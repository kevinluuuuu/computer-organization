==> flow/design.v <==
module traffic_light (
    input  clk,
    input  rst,
    input  pass,
    output R,
    output G,
    output Y
);
reg [2:0] ST=3'd0;
reg [10:0] times=3'd0;
reg [10:0] count=11'd0;
reg red, green, yellow;
always@(posedge clk or posedge rst)
begin
	if(rst)
	begin
		count<=11'd0;
		ST<=1'd0;
		red<=1'b0;
                green<=1'b1;
                yellow<=1'b0;
	end
	else if(pass==1)
	begin
		count<=count+11'd1;
		if(ST!=3'd0)
		begin
          		count<=11'd0;
          		ST<=3'd0;
			red<=1'b0;
         		green<=1'b1;
          		yellow<=1'b0;
		end
	end	
	else
	begin
		count<=count+11'd1;
        	case(ST)
        	3'd0: 
		begin
			times=11'd1023;
			if(count==times)
              		begin
                		count<=11'd0;
                		ST<=3'd1;
				red<=1'b0;
                		green<=1'b0;
                		yellow<=1'b0;
                	end              
               	end
        	3'd1: 
		begin
			times=11'd127;
			if(count==times)
              		begin
				count<=11'd0;
                		ST<=3'd2;
                		red<=1'b0;
                		green<=1'b1;
                		yellow<=1'b0;
                	end              
               	end
        	3'd2: 
		begin
			times=11'd127;
			if(count==times)
              		begin
				count<=11'd0;
                		ST<=3'd3;
                		red<=1'b0;
                		green<=1'b0;
                		yellow<=1'b0;
                	end              
               	end
		3'd3: 
		begin
			times=11'd127;
			if(count==times)
              		begin
				count<=11'd0;
                		ST<=3'd4;
                		red<=1'b0;
                		green<=1'b1;
                		yellow<=1'b0;
                	end              
               	end
        	3'd4: 
		begin   
			times=11'd127;    
			if(count==times)
              		begin
				count<=11'd0;
                		ST<=3'd5;
                		red<=1'b0;
                		green<=1'b0;
                		yellow<=1'b1;
                	end              
               	end
       	 	3'd5: 
		begin   
			times=11'd511;
			if(count==times)
              		begin
				count<=11'd0;
                		ST<=3'd6;
                		red<=1'b1;
                		green<=1'b0;
                		yellow<=1'b0;
                	end              
               	end
		3'd6: 
		begin  
			times=11'd1023;             
			if(count==times)
              		begin
				count<=11'd0;
                		ST<=3'd0;
                		red<=1'b0;
                		green<=1'b1;
                		yellow<=1'b0;
                	end              
               	end
        	endcase
	end
end
assign G=green;
assign Y=yellow;
assign R=red;
endmodule
Step by step through the tools: traffic_light. Tool output for the design above, in the order of the flow. Lines are those of the file above, counted from 1. Library cell names are shortened. A cell with - has no value.

Design top: traffic_light. Clock input: clk. Library: sky130hd. Timing corner: tt_025C_1v80.

Word level. Yosys after proc, flatten, opt, wreduce and memory -nomap, before mapping. Memory bits, and registers merged into a memory's read port (data or address), are not among the register bits. Print and check cells are not counted. Equal cells are merged and count once.

Flip-flop bits (word level): 17. The entry for input bits reads 3. The entry for output and inout port bits reads 3. Elaborated cells: 70.

The figure for add/subtract/negate cells is 1. The figure for equal/unequal tests is 22. Multiplexer cells: 30. Under reduce/logical cells stands 12.

Operator list (count): 11-bit two-way mux (5); 11-bit parallel mux with 3-bit select (1); 3-bit two-way mux (9); 3-bit inequality test with constant B (7); 3-bit parallel mux with 7-bit select (1); 3-bit by 1-bit inequality test with 1-bit output with constant B (5); 11-bit by 1-bit adder with 11-bit output with constant B (1); 11-bit by 10-bit == test with 1-bit output with constant B (1); 11-bit by 7-bit == test with 1-bit output with constant B (1); 11-bit by 9-bit == test with 1-bit output with constant B (1); 1-bit two-way mux (11); 3-bit == test with constant B (3); 9-bit AND reduction (1); 8-bit nonzero test (1); 7-bit AND reduction (1); 2-bit OR reduction (3); 3-bit by 2-bit == test with 1-bit output with constant B (2); 6-bit AND reduction (1); 5-bit AND reduction (1); 1-bit parallel mux with 5-bit select (1); 4-bit OR reduction (1); 1-bit parallel mux with 4-bit select (1); 3-bit by 1-bit == test with 1-bit output with constant B (1); 3-bit logical NOT (1); 3-bit nonzero test (1); 3-bit OR reduction (1); 1-bit parallel mux with 3-bit select (1); 2-bit by 1-bit inequality test with 1-bit output with constant B (1).

Logic depth. Longest topological path by Yosys (ltp), each cell counted once; first at word level (registers and memories cut), then after technology mapping (sequential cells cut; the memories' decode and read muxes count).

The figure for depth in word-level cells is 4. The entry for ABC_AREA reads 0. Depth in mapped cells: 7. The figure for gate-level depth less buffers is 6.

Mapped cells and area. Source: synth_stat.txt of the flow (Yosys; design flattened, memories mapped). It holds for the ABC_AREA given above (unset counts as 0); a run with the other value may have another netlist.

Cell types (count): dfrtp_1 (16); nor2_1 (15); xor2_1 (6); mux2_4 (3); dfstp_2 (1); nor2b_1 (4); buf_6 (2); a21oi_1 (4); nor3_2 (2); or3b_1 (2); xnor2_1 (2); buf_4 (2); inv_1 (4); nand2_1 (4); nand3_1 (3); nor3_1 (3); nor3b_1 (2); o21ai_0 (3).

Other cell types: 17; their cells: 19.

For cells in the netlist the number is 97. For chip area (Yosys) the number is 974.7 sq um. For flip-flop cells the number is 17. For buffer cells the number is 5.

Path before layout. Path of least setup slack by OpenSTA after synthesis, without wires, with an ideal clock, recovery checks aside; 20% of the period is set as input and as output delay. Where synthesis merged equal registers, the netlist keeps one of their names.

Path type: input to register. Start: in pass. End: reg ST[2]. The figure for clock period is 2.44 ns. External input delay: 0.488 ns. The entry for time at the first pin reads 0.488 ns. The entry for data arrival time reads 1.796 ns. Under slack stands 0.519 ns. The figure for path delay is 1.433 ns. Under stages on the path stands 6. The figure for path buffers is 1. Synthesis period reached: 1.921 ns.

"path delay" = arrival - input delay + setup time. "stages on the path": output pins that drive a net of the path, with the launching flip-flop's if there is one; two outputs of one cell count as two. "synthesis period reached" = period - worst setup slack (recovery checks aside). The figure is calculated, with input and output delays left at 20% of the set period. The rows between start and end are the longest chain of elaborated cells between them; the timing report does not say that the signal goes this way. Where chains are equally long, one stands for them. Each line given opens the expression or statement behind the cell; cells for indexed reads and writes are added by Yosys, which also makes memories of some case tables. At most two assigning lines are given for a register; there are more.

Path through: buf_2 or3b_1 nor3_1 o22a_1 nor2b_4 mux2_4. Length of the longest elaborated chain: 2. The entry for elaborated cells on any way between the ends reads 11. Classes of those cells: eq/ne: 8; mux: 1; reduce/logical: 2.

RTL lines, path after synthesis: start: declaration (RTL line 4) `input  pass,`; 3-bit inequality test; 9-bit AND reduction; end: assignment (RTL line 18) `ST<=1'd0;`; end: assignment (RTL line 29) `ST<=3'd0;`; end: declaration (RTL line 9) `reg [2:0] ST=3'd0;`.

Worst path after layout. From the final timing report of stored run 1: the path of least setup slack in the routed layout; clock arrival at registers is part of the times.

Path type: input to register. Start: in pass. End: reg ST[2]. The figure for clock period is 3.25 ns. External input delay: 0.65 ns. The entry for time at the first pin reads 0.65 ns. The entry for data arrival time reads 2.72 ns. Under slack stands 0.72 ns. Under stages on the path stands 6. The figure for path buffers is 1.

The rows between start and end are the longest chain of elaborated cells between them; the timing report does not say that the signal goes this way. Where chains are equally long, one stands for them. At most two assigning lines are given for a register; there are more.

Path through: clkdlybuf4s50_1 or3b_1 nor3_1 o22a_1 nor2b_4 mux2_4. Length of the longest elaborated chain: 2. The entry for elaborated cells on any way between the ends reads 11. Classes of those cells: eq/ne: 8; mux: 1; reduce/logical: 2.

RTL lines, path post-layout: start: declaration (RTL line 4) `input  pass,`; 3-bit inequality test; 9-bit AND reduction; end: assignment (RTL line 18) `ST<=1'd0;`; end: assignment (RTL line 29) `ST<=3'd0;`; end: declaration (RTL line 9) `reg [2:0] ST=3'd0;`.

FLOW RESULTS
============

traffic_light through Yosys and OpenROAD on sky130hd: 2 stored runs, unordered, with their settings and measured results. The constraints put input and output delay at 20% of the set period each and load the outputs with 0.01 pF. By "time on the worst setup path" is meant the share of the clock period that the worst setup path is allowed (20% is reserved at inputs, 20% at outputs), minus its slack. Clock arrival times at its registers enter into it.

Files of stored run 1:
==> flow/run.sh <==
#!/bin/bash
# the make line also repeats the synthesis and layout settings of config.mk as NAME=value (left out here)
make -C /OpenROAD-flow-scripts/flow DESIGN_CONFIG=/design/flow/config.mk WORK_HOME=/design/flow/orfs CLKGATE_MAP_FILE= finish
==> flow/config.mk <==
export PLATFORM = sky130hd
export DESIGN_NAME = traffic_light
export DESIGN_NICKNAME = traffic_light
export VERILOG_FILES = /design/flow/design.v
export SDC_FILE = /design/flow/constraint.sdc
export NUM_CORES = 4
export LEC_CHECK = 0
export CAP_MARGIN = 20
export CORE_ASPECT_RATIO = 0.78
export CORE_MARGIN = 8
export CORE_UTILIZATION = 45
export GPL_ROUTABILITY_DRIVEN = 0
export HOLD_SLACK_MARGIN = 0.19
export MIN_ROUTING_LAYER = met2
export SETUP_SLACK_MARGIN = 0.54
export SLEW_MARGIN = 0
==> flow/constraint.sdc <==
create_clock -name core_clock -period 3.25 [get_ports {clk}]
set_input_delay 0.6500 -clock core_clock [delete_from_list [all_inputs] [get_ports {clk}]]
set_output_delay 0.6500 -clock core_clock [all_outputs]
set_load 0.01 [all_outputs]

Results of stored run 1. The total die area reads 3922.8 sq um. The measured standard-cell area after layout is 1043.5 sq um. The time on the worst setup path comes to 1.88 ns. Kind of the worst setup path: input to register. The netlist area reported by Yosys is 974.7 sq um. The setup slack of the critical path reads 0.719 ns. For the setup total negative slack the run shows 0.000 ns.

Files of stored run 2:
==> flow/run.sh <==
#!/bin/bash
# the make line also repeats the synthesis and layout settings of config.mk as NAME=value (left out here)
make -C /OpenROAD-flow-scripts/flow DESIGN_CONFIG=/design/flow/config.mk WORK_HOME=/design/flow/orfs CLKGATE_MAP_FILE= finish
==> flow/config.mk <==
export PLATFORM = sky130hd
export DESIGN_NAME = traffic_light
export DESIGN_NICKNAME = traffic_light
export VERILOG_FILES = /design/flow/design.v
export SDC_FILE = /design/flow/constraint.sdc
export NUM_CORES = 4
export LEC_CHECK = 0
export ABC_AREA = 1
export CAP_MARGIN = 20
export CELL_PAD_IN_SITES_DETAIL_PLACEMENT = 2
export CELL_PAD_IN_SITES_GLOBAL_PLACEMENT = 1
export CORE_ASPECT_RATIO = 1.29
export CORE_MARGIN = 2
export CORE_UTILIZATION = 28
export CTS_CLUSTER_DIAMETER = 200
export CTS_CLUSTER_SIZE = 66
export GPL_TIMING_DRIVEN = 1
export HOLD_SLACK_MARGIN = 0.22
export MAX_ROUTING_LAYER = met5
export MIN_ROUTING_LAYER = met1
export PLACE_DENSITY_LB_ADDON = 0.02
export SETUP_SLACK_MARGIN = 0.87
export SLEW_MARGIN = 20
export TNS_END_PERCENT = 50
==> flow/constraint.sdc <==
create_clock -name core_clock -period 3.9 [get_ports {clk}]
set_input_delay 0.7800 -clock core_clock [delete_from_list [all_inputs] [get_ports {clk}]]
set_output_delay 0.7800 -clock core_clock [all_outputs]
set_load 0.01 [all_outputs]

Results of stored run 2. The total die area reads 4087.3 sq um. The measured standard-cell area after layout is 1132.3 sq um. The time on the worst setup path comes to 1.33 ns. Kind of the worst setup path: register to output. The netlist area reported by Yosys is 1004.7 sq um. The setup slack of the critical path reads 1.791 ns. For the setup total negative slack the run shows 0.000 ns.
